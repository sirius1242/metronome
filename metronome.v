==> flow/design.v <==
`timescale 1ns / 1ps
module metronome(
		input [7:0] speed,
		input	clk,
		input	rst_n,
		input [15:0] SW,
		output reg bell,
		output reg [15:0] LED
    );
		localparam freq = 2500;
		localparam beat = 25000000 / freq;
		localparam delta = 60 * freq / 256 / 16;
		wire[31:0] blank;
	 	assign blank = 60 * freq / speed / 16;
		integer i;
		integer j;
		reg [3:0] k;
		reg sign;
		always@(posedge clk or negedge rst_n)
		begin
			if (~rst_n)
			begin
				j <= 0;
				sign <= 0;
			end
			else if(SW == 16'h0000)
				j <= j;
			else if(j >= beat)
			begin
				sign <= ~sign;
				j <= 0;
			end
			else
				j <= j+1;
		end
		always@(posedge sign or negedge rst_n)
		begin
			if (~rst_n)
			begin
				i <= 0;
				bell <= 0;
				k <= 0;
				LED <= 0;
			end
			else if(i >= blank)
			begin
				i <= 0;
				LED[k] <= 1;
				LED[k == 0 ? 15 : k-1] <= 0;
				k <= k+1;
			end
			else if(SW[k] === 0)
				i <= i+1;
			else if(i >= blank - delta)
			begin
				bell <= ~bell;
				i <= i+1;
			end
			else
				i <= i+1;
		end
endmodule
module band(
		input clk, left, right, up, down, rst_n,
		output reg [7:0] speed
		);
		always@(posedge clk or negedge rst_n)
		begin
			if(~rst_n)
				speed <= 60;
			else if(left)
				speed <= speed - 1;
			else if(right)
				speed <= speed + 1;
			else if(down)
				speed <= speed - 10;
			else if(up)
				speed <= speed + 10;
		end
endmodule
==> From RTL to reports: band <==
Tool output for the design above, in the order of the flow.
Lines are those of the file above, counted from 1.
Operators: Yosys type, input widths -> output width; for muxes data width and select width s.
Cell names lack the library's common part.
{ "design": {"top": "band", "clock_port": "clk", "cell_library": "sky130hd", "corner": "tt_025C_1v80"} }

==> Word-level counts <==
Yosys after proc, flatten, opt, wreduce and memory -nomap, before mapping. Memory bits, and registers merged into a memory's read port (data or address), are not among the register bits. Print and check cells are not counted. Equal cells are merged and count once.
{ "op_classes": {"n_addsub": 4, "n_mux": 4, "n_reduce_logical": 1} }
{ "op_table": {"columns": ["operator", "n"], "rows": [
  ["$mux 8", 4],
  ["$add 8x1->8 const B", 1],
  ["$sub 8x1->8 const B", 1],
  ["$add 8x4->8 const B", 1],
  ["$sub 8x4->8 const B", 1],
  ["$reduce_bool 4->1", 1]
]} }
{ "word_totals": {"elab_cells": 10, "inputBits": 6, "regBits": 8, "output_inout_bits": 8} }

==> Longest topological paths <==
Depth = most cells in a row (Yosys ltp): at word level without a register or memory, in the mapped netlist without a sequential cell, where the memories' decode and read muxes count.
{ "depth": {"ltp_word": 5, "ABC_AREA": 0, "ltp_mapped": 8} }

==> Netlist <==
Source: synth_stat.txt of the flow (Yosys; design flattened, memories mapped). It holds for the ABC_AREA given above (unset counts as 0); a run with the other value may have another netlist.
Totals and module areas in this step are rounded.
{ "by_type": {"columns": ["type", "n", "type_area_um2"], "rows": [
  ["dfstp_2", 4, 105.101],
  ["dfrtp_1", 4, 100.096],
  ["ha_1", 7, 87.584],
  ["xnor2_1", 7, 61.309],
  ["a21oi_1", 10, 50.048],
  ["nor2_1", 12, 45.043],
  ["o21ai_0", 6, 30.029],
  ["xor2_1", 3, 26.275],
  ["nor2b_1", 4, 25.024],
  ["buf_6", 2, 22.522],
  ["nand2_1", 6, 22.522],
  ["nor4_4", 1, 21.27],
  ["fa_1", 1, 20.019],
  ["inv_1", 5, 18.768],
  ["o22ai_1", 3, 18.768],
  ["a211oi_1", 2, 15.014],
  ["nand3_1", 3, 15.014],
  ["nor3b_1", 2, 15.014]
]} }
Not listed: further types 24, cells in them 26.
{ "mapped": {"cells": 108, "ff_cells": 8, "synth_area_mm2": 0.0009009, "buf_cells": 5} }

==> Timing after synthesis <==
Source: OpenSTA report_checks on the synthesized netlist (no wires, ideal clock, input and output delay 20% of the period each), path of least setup slack; recovery checks are left aside. Register names are those of the netlist, which keeps one name where synthesis merged equal registers.
{ "synth_timing": {"path_kind": "reg-to-reg", "startpoint": "register speed[2]", "endpoint": "register speed[7]", "slack_ns": 0.426, "n_path_buf": 1, "stages": 9, "setup_time_ns": 0.134, "clock_period_ns": 2.32, "arrival_ns": 1.760, "delay_ns": 1.894, "period_less_setup_slack_ns": 1.894} }
"delay_ns" = arrival - input delay + setup time.
"stages": output pins that drive a net of the path, with the launching flip-flop's if there is one; two outputs of one cell count as two.
"period_less_setup_slack_ns" is the clock period less the worst setup slack; recovery checks do not enter. This is arithmetic on one report: input and output delays are still those of the set period (20% each).
Between the ends stands the longest chain of elaborated cells between them, by number of cells; it is not shown to be the way that was timed. Of several equally long chains one is given.
Each line given opens the expression or statement behind the cell; cells for indexed reads and writes are added by Yosys, which also makes memories of some case tables.
At most two assigning lines are given for a register; there are more.
{ "synth_between": {"path_cell_list": "dfstp_2 -> buf_6 -> inv_1 -> fa_1 -> nor2b_1 -> o221ai_1 -> a21oi_1 -> xnor2_1 -> o211ai_1", "elab_chain_len": 5} }
{ "synth_rtl": {"columns": ["element", "line", "text"], "rows": [
  ["start, declared", 65, "output reg [7:0] speed"],
  ["start, assigned", 72, "speed <= speed - 1;"],
  ["start, assigned", 74, "speed <= speed + 1;"],
  ["$add 8x4->8", 78, "speed <= speed + 10;"],
  ["$mux 8", 77, "else if(up)"],
  ["$mux 8", 75, "else if(down)"],
  ["$mux 8", 73, "else if(right)"],
  ["$mux 8", 71, "else if(left)"],
  ["end, assigned", 72, null],
  ["end, assigned", 74, null],
  ["end, declared", 65, null]
]} }

==> Worst path after layout <==
Path of least setup slack in the final report of flow run A (OpenROAD, finished layout, wires in). Where an end is a register, its clock arrival counts in the times.
{ "layout_timing": {"path_kind": "reg-to-reg", "startpoint": "register speed[2]", "endpoint": "register speed[7]", "setup_time_ns": 0.13, "arrival_ns": 2.02, "clock_period_ns": 1.2, "n_path_buf": 1, "stages": 7, "slack_ns": -0.67} }
Between the ends stands the longest chain of elaborated cells between them, by number of cells; it is not shown to be the way that was timed. Of several equally long chains one is given.
At most two assigning lines are given for a register; there are more.
{ "layout_between": {"path_cell_list": "dfstp_2 -> buf_6 -> or4_4 -> nor4_4 -> xor2_1 -> a22oi_1 -> o211ai_1", "elab_chain_len": 5} }
{ "layout_rtl": {"columns": ["element", "line", "text"], "rows": [
  ["start, declared", 65, "output reg [7:0] speed"],
  ["start, assigned", 72, "speed <= speed - 1;"],
  ["start, assigned", 74, "speed <= speed + 1;"],
  ["$add 8x4->8", 78, "speed <= speed + 10;"],
  ["$mux 8", 77, "else if(up)"],
  ["$mux 8", 75, "else if(down)"],
  ["$mux 8", 73, "else if(right)"],
  ["$mux 8", 71, "else if(left)"],
  ["end, assigned", 72, null],
  ["end, assigned", 74, null],
  ["end, declared", 65, null]
]} }

Top module band; platform sky130hd; tools Yosys and OpenROAD; 2 stored runs in no particular order. Input and output delays are each 20% of the period that was set; the output load is 0.01 pF.
"achieved_clock_period_ns": clock period set for the run, less the worst setup slack. It is reckoned from that one timing run; input and output delays stay at 20% of the period that was set.
"worst_path_ns" means the part of the period allowed to the worst setup path (the constraints hold back 20% at inputs and 20% at outputs) less its slack; where the path has registers, the arrival times of their clocks count too.
"totalPower_mw" is the tool's figure for a default switching activity; nothing was simulated.
Results are given in rounded form.

Flow run A
==> flow/run.sh <==
#!/bin/bash
# the make line also repeats the synthesis and layout settings of config.mk as NAME=value (left out here)
make -C /OpenROAD-flow-scripts/flow DESIGN_CONFIG=/design/flow/config.mk WORK_HOME=/design/flow/orfs CLKGATE_MAP_FILE= finish
==> flow/config.mk <==
export PLATFORM = sky130hd
export DESIGN_NAME = band
export DESIGN_NICKNAME = band
export VERILOG_FILES = /design/flow/design.v
export SDC_FILE = /design/flow/constraint.sdc
export NUM_CORES = 4
export LEC_CHECK = 0
export CAP_MARGIN = 35
export CORE_MARGIN = 2
export CORE_UTILIZATION = 43
export GPL_ROUTABILITY_DRIVEN = 1
export GPL_TIMING_DRIVEN = 1
export PLACE_DENSITY_LB_ADDON = 0.24
export SETUP_SLACK_MARGIN = 0.12
export SLEW_MARGIN = 20
==> flow/constraint.sdc <==
create_clock -name core_clock -period 1.2 [get_ports {clk}]
set_input_delay 0.2400 -clock core_clock [delete_from_list [all_inputs] [get_ports {clk}]]
set_output_delay 0.2400 -clock core_clock [all_outputs]
set_load 0.01 [all_outputs]

==> results of flow run A, as JSON <==
{
  "achieved_clock_period_ns": 1.874,
  "die_mm2": 0.002477,
  "yosys_chip_area_mm2": 0.0009009,
  "tns_setup_ns": -4.518,
  "worst_path_ns": 1.87,
  "timing.worst_path_kind": "reg-to-reg",
  "totalPower_mw": 4.087,
  "fin_ws_ns": -0.674,
  "post_route_stdcell_area_mm2": 0.001534,
  "finish.utilization_pct": 78.2
}

Flow run B
==> flow/run.sh <==
#!/bin/bash
# the make line also repeats the synthesis and layout settings of config.mk as NAME=value (left out here)
make -C /OpenROAD-flow-scripts/flow DESIGN_CONFIG=/design/flow/config.mk WORK_HOME=/design/flow/orfs CLKGATE_MAP_FILE= finish
==> flow/config.mk <==
export PLATFORM = sky130hd
export DESIGN_NAME = band
export DESIGN_NICKNAME = band
export VERILOG_FILES = /design/flow/design.v
export SDC_FILE = /design/flow/constraint.sdc
export NUM_CORES = 4
export LEC_CHECK = 0
export CAP_MARGIN = 35
export CELL_PAD_IN_SITES_GLOBAL_PLACEMENT = 1
export CORE_MARGIN = 2
export CORE_UTILIZATION = 69
export CTS_CLUSTER_SIZE = 58
export HOLD_SLACK_MARGIN = 0.2
export MIN_ROUTING_LAYER = met2
export SLEW_MARGIN = 5
export TNS_END_PERCENT = 95
==> flow/constraint.sdc <==
create_clock -name core_clock -period 3.19 [get_ports {clk}]
set_input_delay 0.6380 -clock core_clock [delete_from_list [all_inputs] [get_ports {clk}]]
set_output_delay 0.6380 -clock core_clock [all_outputs]
set_load 0.01 [all_outputs]

==> results of flow run B, as JSON <==
{
  "outcome": "not finished: placement ended with error GPL-0301"
}
